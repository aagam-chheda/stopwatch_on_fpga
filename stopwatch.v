==> flow/design.v <==
module counter(
    input clk, reset, stop,
    output reg[5:0] seconds,
    output reg[5:0] minutes
);
    reg[26:0] temp;
    always@(posedge clk or posedge reset)
        begin
            if(reset) temp<=27'd0;
            else
                begin
                    if(temp==27'd99_999_999) temp<=27'd0;
                    else temp<=temp+1;
                end
        end
    always@(posedge clk or posedge reset)
        begin
            if(reset) seconds<=6'd0;
            else
                begin
                    if(!stop)
                        begin
                            if(temp==27'd99_999_999)
                                begin
                                    if(seconds==6'd59) seconds<=6'd0;
                                    else seconds<=seconds+1;
                                end
                            else seconds<=seconds;
                        end
                    else seconds<=seconds;
                end
        end
    always@(posedge clk or posedge reset)
        begin
            if(reset) minutes<=6'd0;
            else
                begin
                    if(!stop)
                        begin
                            if(temp==27'd99_999_999)
                                begin
                                    if(seconds==6'd59)
                                        begin
                                            if(minutes==6'd59) minutes<=6'd0;
                                            else minutes<=minutes+1;
                                        end
                                    else minutes<=minutes;
                                end
                            else minutes<=minutes;
                        end
                    else minutes<=minutes;
                end
        end
endmodule
module hexa_to_bcd_converter(
    input [5:0] hexa,
    input clk, reset,
    output reg [3:0] units_place,
    output reg [3:0] tens_place
);
    always@(posedge clk or posedge reset)
        begin
            if(reset)
                begin
                    tens_place <= 4'b0000;
                    units_place <= 4'b0000;
                end
            else
                begin
                    tens_place <= hexa/10;
                    units_place <= hexa%10;
                end
        end
endmodule
module illuminator(
    input clk, reset,
    input[3:0] units_seconds, tens_seconds,
    input[3:0] units_minutes, tens_minutes,
    output reg[7:0] illuminate,
    output reg[7:0] segment
);
    reg[17:0] temp;
    always@(posedge clk or posedge reset)
        begin
            if(reset) temp<=17'b00000000000000000;
            else
                begin
                    if(temp==17'd99999)
                        temp<=17'b00000000000000000;
                    else
                        temp<=temp+1;
                end
        end
    reg[1:0] ps, ns;
    parameter s0=0, s1=1, s2=2, s3=3;
    always@(posedge clk or posedge reset)
        begin
            if(reset) ps<=s0;
            else
                begin
                    if(temp==17'd99999)
                        ps<=ns;
                    else
                        ps<=ps;
                end
        end
    always@(*)
        case(ps)
            s0: ns=s1;
            s1: ns=s2;
            s2: ns=s3;
            s3: ns=s0;
            default: ns=s0;
        endcase
    always@(*)
        case(ps)
            s0: begin
                    illuminate=8'b11111110;
                    case(units_seconds)     
                        0: segment=8'b00000011;
                        1: segment=8'b10011111;
                        2: segment=8'b00100101;
                        3: segment=8'b00001101;
                        4: segment=8'b10011001;
                        5: segment=8'b01001001;
                        6: segment=8'b01000001;
                        7: segment=8'b00011111;
                        8: segment=8'b00000001;
                        9: segment=8'b00001001;
                        default: segment=8'b11111111;
                    endcase
                end
            s1: begin
                    illuminate=8'b11111101;
                    case(tens_seconds)     
                        0: segment=8'b00000011;
                        1: segment=8'b10011111;
                        2: segment=8'b00100101;
                        3: segment=8'b00001101;
                        4: segment=8'b10011001;
                        5: segment=8'b01001001;
                        6: segment=8'b01000001;
                        7: segment=8'b00011111;
                        8: segment=8'b00000001;
                        9: segment=8'b00001001;
                        default: segment=8'b11111111;
                    endcase
                end
            s2: begin
                    illuminate=8'b11101111;
                    case(units_minutes)     
                        0: segment=8'b00000011;
                        1: segment=8'b10011111;
                        2: segment=8'b00100101;
                        3: segment=8'b00001101;
                        4: segment=8'b10011001;
                        5: segment=8'b01001001;
                        6: segment=8'b01000001;
                        7: segment=8'b00011111;
                        8: segment=8'b00000001;
                        9: segment=8'b00001001;
                        default: segment=8'b11111111;
                    endcase
                end
            s3: begin
                    illuminate=8'b11011111;
                    case(tens_minutes)     
                        0: segment=8'b00000011;
                        1: segment=8'b10011111;
                        2: segment=8'b00100101;
                        3: segment=8'b00001101;
                        4: segment=8'b10011001;
                        5: segment=8'b01001001;
                        6: segment=8'b01000001;
                        7: segment=8'b00011111;
                        8: segment=8'b00000001;
                        9: segment=8'b00001001;
                        default: segment=8'b11111111;
                    endcase
                end
            default:begin
                        illuminate=8'b11111110;
                        case(units_seconds)     
                            0: segment=8'b00000011;
                            1: segment=8'b10011111;
                            2: segment=8'b00100101;
                            3: segment=8'b00001101;
                            4: segment=8'b10011001;
                            5: segment=8'b01001001;
                            6: segment=8'b01000001;
                            7: segment=8'b00011111;
                            8: segment=8'b00000001;
                            9: segment=8'b00001001;
                            default: segment=8'b11111111;
                        endcase
                    end
        endcase
endmodule
module stopwatch(
    input clk, reset, stop,
    output[7:0] illuminate,
    output[7:0] seven_segment 
);
    wire[5:0] seconds, minutes;
    counter counter_module(
        .clk(clk),
        .reset(reset),
        .stop(stop),
        .seconds(seconds),
        .minutes(minutes)
    );
    wire[3:0] units_seconds, tens_seconds;
    hexa_to_bcd_converter hexa_to_bcd_converter_module_seconds(
        .hexa(seconds),
        .clk(clk),
        .reset(reset),
        .units_place(units_seconds),
        .tens_place(tens_seconds)
    );
    wire[3:0] units_minutes, tens_minutes;
    hexa_to_bcd_converter hexa_to_bcd_converter_module_minutes(
        .hexa(minutes),
        .clk(clk),
        .reset(reset),
        .units_place(units_minutes),
        .tens_place(tens_minutes)
    );
    illuminator illuminator_module(
        .clk(clk),
        .reset(reset),
        .units_seconds(units_seconds),
        .tens_seconds(tens_seconds),
        .units_minutes(units_minutes),
        .tens_minutes(tens_minutes),
        .illuminate(illuminate),
        .segment(seven_segment)
    );
endmodule
# --- From RTL to reports: stopwatch ---
# Tool output for the design above, in the order of the flow.
# Line numbers count from 1 in the design file above.
# Operators carry their Yosys type and port widths (W data, S select, Z words).
# Library cell names are shortened.
inputs:
  top_module: "stopwatch"
  clock_port: "clk"
  lib: "sky130hd"
  corner: "tt_025C_1v80"

# --- After elaboration ---
# Yosys after proc, flatten, opt, wreduce and memory -nomap, before mapping. Memory bits, and registers merged into a memory's read port (data or address), are not among the register bits. Print and check cells are not counted. Equal cells are merged and count once.
# Yosys's memory passes give these memory sizes; they may raise the number of words (mostly to a power of two), join words into wider ones and drop unused or constant bits.
word_totals:
  ff_bits: 75
  in_bits: 3
  wordCells: 39
  n_memories: 4
  mem_bits_ro: 448
classes:
  n_logic: 1
  addsub: 4
  eq_ne: 7
  div: 4
  muxes: 7
  reduce_logical: 3
mem_list:
  columns: ["name", "words", "width", "rd", "wr", "line_no", "text"]
  rows:
  - ["(name not given)", 16, 7, 1, 0, 119, "case(units_seconds)"]
  - ["(name not given)", 16, 7, 1, 0, 135, "case(tens_seconds)"]
  - ["(name not given)", 16, 7, 1, 0, 151, "case(units_minutes)"]
  - ["(name not given)", 16, 7, 1, 0, 167, "case(tens_minutes)"]
ops:
  columns: ["operator", "n"]
  rows:
  - ["$div A6 B4 Y32 const B", 2]
  - ["$mod A6 B4 Y32 const B", 2]
  - ["$pmux W8 S4", 2]
  - ["$add A27 B1 Y27 const B", 1]
  - ["$eq A27 B27 Y1 const B", 1]
  - ["$mux W27", 1]
  - ["$add A18 B1 Y18 const B", 1]
  - ["$eq A18 B17 Y1 const B", 1]
  - ["$mux W18", 1]
  - ["$add A6 B1 Y6 const B", 2]
  - ["$eq A6 B6 Y1 const B", 2]
  - ["$mux W6", 2]
  - ["$pmux W2 S4", 1]
  - ["$eq A2 B2 Y1 const B", 2]
  - ["$reduce_and A3 Y1", 1]
  - ["$eq A2 B1 Y1 const B", 1]
  - ["$logic_not A2 Y1", 1]
  - ["$reduce_and A2 Y1", 1]
  - ["$not A1 Y1", 1]

# --- Longest topological paths ---
# Depth = most cells in a row (Yosys ltp): at word level without a register or memory, in the mapped netlist without a sequential cell, where the memories' decode and read muxes count.
depth:
  word_depth: 2
  abc_area: 0
  ltp_mapped: 14
  ltp_nobuf: 13

# --- Synthesis result ---
# The flow's flattened synthesis, as Yosys stat reports it; memories are mapped. The netlist is that of the ABC_AREA named above (0 if unset); the other value can give another one.
# Totals and module areas in this step are rounded.
synth_totals:
  sequential_area_um2: 1878
  n_buf: 22
  area_um2: 4752
  cells: 509
  ff_cells: 75
types:
  columns: ["cell", "n", "area_total_um2"]
  rows:
  - ["dfrtp_1", 74, 1.85E+03]
  - ["ha_1", 36, 450.432]
  - ["xor2_1", 22, 192.685]
  - ["nor2_1", 50, 187.68]
  - ["xnor2_1", 20, 175.168]
  - ["o21ai_0", 32, 160.154]
  - ["nand2_1", 40, 150.144]
  - ["nand3_1", 30, 150.144]
  - ["inv_1", 31, 116.362]
  - ["mux2_2", 8, 90.086]
  - ["a21oi_1", 17, 85.082]
  - ["mux2i_1", 8, 80.077]
  - ["nand4_1", 11, 68.816]
  - ["nor2b_1", 9, 56.304]
  - ["o31ai_1", 7, 52.55]
  - ["buf_4", 6, 45.043]
  - ["nand2b_1", 7, 43.792]
  - ["nor4_4", 2, 42.541]
# Not listed: further types 48, cells in them 99.
# By module: a second synthesis without flattening, with its own total; a netlist apart from the flattened one above.
unflattened:
  hier_cells: 595
  area_unflattened_um2: 5388
# Each row is one instance without its submodules.
by_module:
  columns: ["mod", "n_cells", "n_inst", "mod_area_um2", "mod_seq_area_um2"]
  rows:
  - ["counter", 208, 1, 2096, 975.9]
  - ["illuminator", 245, 1, 2041, 551.8]
  - ["hexa_to_bcd_converter", 71, 2, 625.6, 175.2]
  - ["stopwatch", 0, 1, 0.0, 0.0]

# --- Timing after synthesis ---
# Path of least setup slack by OpenSTA after synthesis, without wires, with an ideal clock, recovery checks aside; 20% of the period is set as input and as output delay. Where synthesis merged equal registers, the netlist keeps one of their names.
synth_timing:
  path_kind: "register -> register"
  from: "reg counter_module.minutes[3]"
  to: "reg hexa_to_bcd_converter_module_minutes.units_place[3]"
  setup_time_ns: 0.121
  n_path_buf: 1
  driving_pins: 15
  path_slack_ns: 0.558
  delay_ns: 2.712
  t_first_pin_ns: 0.000
  clock_period_ns: 3.27
  t_arrival_ns: 2.591
  synth_period_reached_ns: 2.712
# "delay_ns" = arrival - input delay + setup time.
# "driving_pins" counts driving pins, that of a launching flip-flop among them; a cell with two outputs on the path counts twice.
# "synth_period_reached_ns" = period - worst setup slack (recovery checks aside). The figure is calculated, with input and output delays left at 20% of the set period.
# Between the ends stands the longest chain of elaborated cells between them, by number of cells; it is not shown to be the way that was timed. Of several equally long chains one is given.
# A line is the first line of the expression or statement that the cell stems from. Yosys adds cells for indexed reads and writes and turns some case tables into memories.
# A register here has more assigning lines than the two given.
synth_via:
  path_cell_list: "dfrtp_1 > buf_4 > inv_1 > ha_1 > inv_1 > ha_1 > nand2b_1 > o21ai_0 > o21ai_0 > o21ai_0 > ha_1 > nor2_1 > mux2i_1 > o21ai_0 > a22o_1"
  elab_chain_cells: 1
synth_rtl:
  columns: ["item", "line_no", "text"]
  rows:
  - ["from (decl)", 4, "output reg[5:0] minutes"]
  - ["from (assign)", 45, "else minutes<=minutes+1;"]
  - ["from (assign)", 47, "else minutes<=minutes;"]
  - ["$mod A6 B4 Y32", 71, "units_place <= hexa%10;"]
  - ["to (assign)", 66, "units_place <= 4'b0000;"]
  - ["to (assign)", 71, null]
  - ["to (decl)", 58, "output reg [3:0] units_place,"]

# --- Timing after layout ---
# Path of least setup slack in the final report of flow run A (OpenROAD, finished layout, wires in). Where an end is a register, its clock arrival counts in the times.
layout_timing:
  path_kind: "register -> output"
  from: "reg hexa_to_bcd_converter_module_minutes.units_place[1]"
  to: "out seven_segment[1]"
  n_path_buf: 2
  driving_pins: 8
  t_first_pin_ns: 0.34
  t_arrival_ns: 2.21
  clock_period_ns: 2.93
  path_slack_ns: 0.13
# Between the ends stands the longest chain of elaborated cells between them, by number of cells; it is not shown to be the way that was timed. Of several equally long chains one is given.
# The chain passes a memory read, where the word-level depth is cut; so it can be longer than that depth.
layout_via:
  path_cell_list: "dfrtp_2 > buf_4 > ha_1 > mux2i_1 > o21ai_0 > a211oi_1 > nand2_1 > clkdlybuf4s50_1"
  elab_chain_cells: 2
layout_rtl:
  columns: ["item", "line_no", "text"]
  rows:
  - ["from (decl)", 58, "output reg [3:0] units_place,"]
  - ["from (assign)", 66, "units_place <= 4'b0000;"]
  - ["from (assign)", 71, "units_place <= hexa%10;"]
  - ["$mem_v2 Z16 W7", 151, "case(units_minutes)"]
  - ["$pmux W8 S4", 116, "case(ps)"]
  - ["to (decl)", 202, "output[7:0] seven_segment"]

# Settings and measured results of 2 stored flow runs for module stopwatch (sky130hd), not sorted in any way. The constraints put input and output delay at 20% of the set period each and load the outputs with 0.01 pF.
# "period_less_ws_ns": clock period set for the run, less the worst setup slack. It is reckoned from that one timing run; input and output delays stay at 20% of the period that was set.
# "critical_path_time_ns": the worst setup path's part of the clock period (all of it between registers, 20% less for each end at a port) less its slack. A launch clock that arrives late makes it longer, a capture clock that arrives late makes it shorter.
# "power_mw" rests on the timing tool's default activity at the inputs, not on a simulated workload.
# Measured values are rounded.
runs:
  - name: "flow run A"
    settings:
      period_ns: 2.93
      CORE_UTILIZATION: 36
      PLACE_DENSITY_LB_ADDON: 0.19
      HOLD_SLACK_MARGIN: 0.24
      CORE_MARGIN: 2
      CELL_PAD_IN_SITES_GLOBAL_PLACEMENT: 2
      CELL_PAD_IN_SITES_DETAIL_PLACEMENT: 1
      CTS_CLUSTER_SIZE: 48
      SLEW_MARGIN: 20
      MIN_ROUTING_LAYER: "met1"
      CAP_MARGIN: 20
    results:
      period_less_ws_ns: 2.795
      final_die_area_um2: 14130
      post_route_util_frac: 0.424
      setup_ws_ns: 0.135
      final_stdcell_area_um2: 5421
      setupTns_ns: 0.000
      critical_path_time_ns: 2.21
      path_kind: "register -> output"
      power_mw: 2.136
      yosys.chip_area_um2: 4752
      fin_hold_ws_ns: 0.465
  - name: "flow run B"
    settings:
      period_ns: 5.78
      CORE_UTILIZATION: 69
      PLACE_DENSITY_LB_ADDON: 0.06
      CELL_PAD_IN_SITES_DETAIL_PLACEMENT: 0
      ABC_AREA: 0
      MIN_ROUTING_LAYER: "met1"
      CAP_MARGIN: 20
      CORE_MARGIN: 2
      SLEW_MARGIN: 20
    results:
      power_mw: 0.9300
      yosys.chip_area_um2: 4752
      final_die_area_um2: 7567
      setupTns_ns: 0.000
      fin_hold_ws_ns: 0.470
      critical_path_time_ns: 2.59
      path_kind: "register -> output"
      post_route_util_frac: 0.757
      final_stdcell_area_um2: 5086
      setup_ws_ns: 2.033
      period_less_ws_ns: 3.747
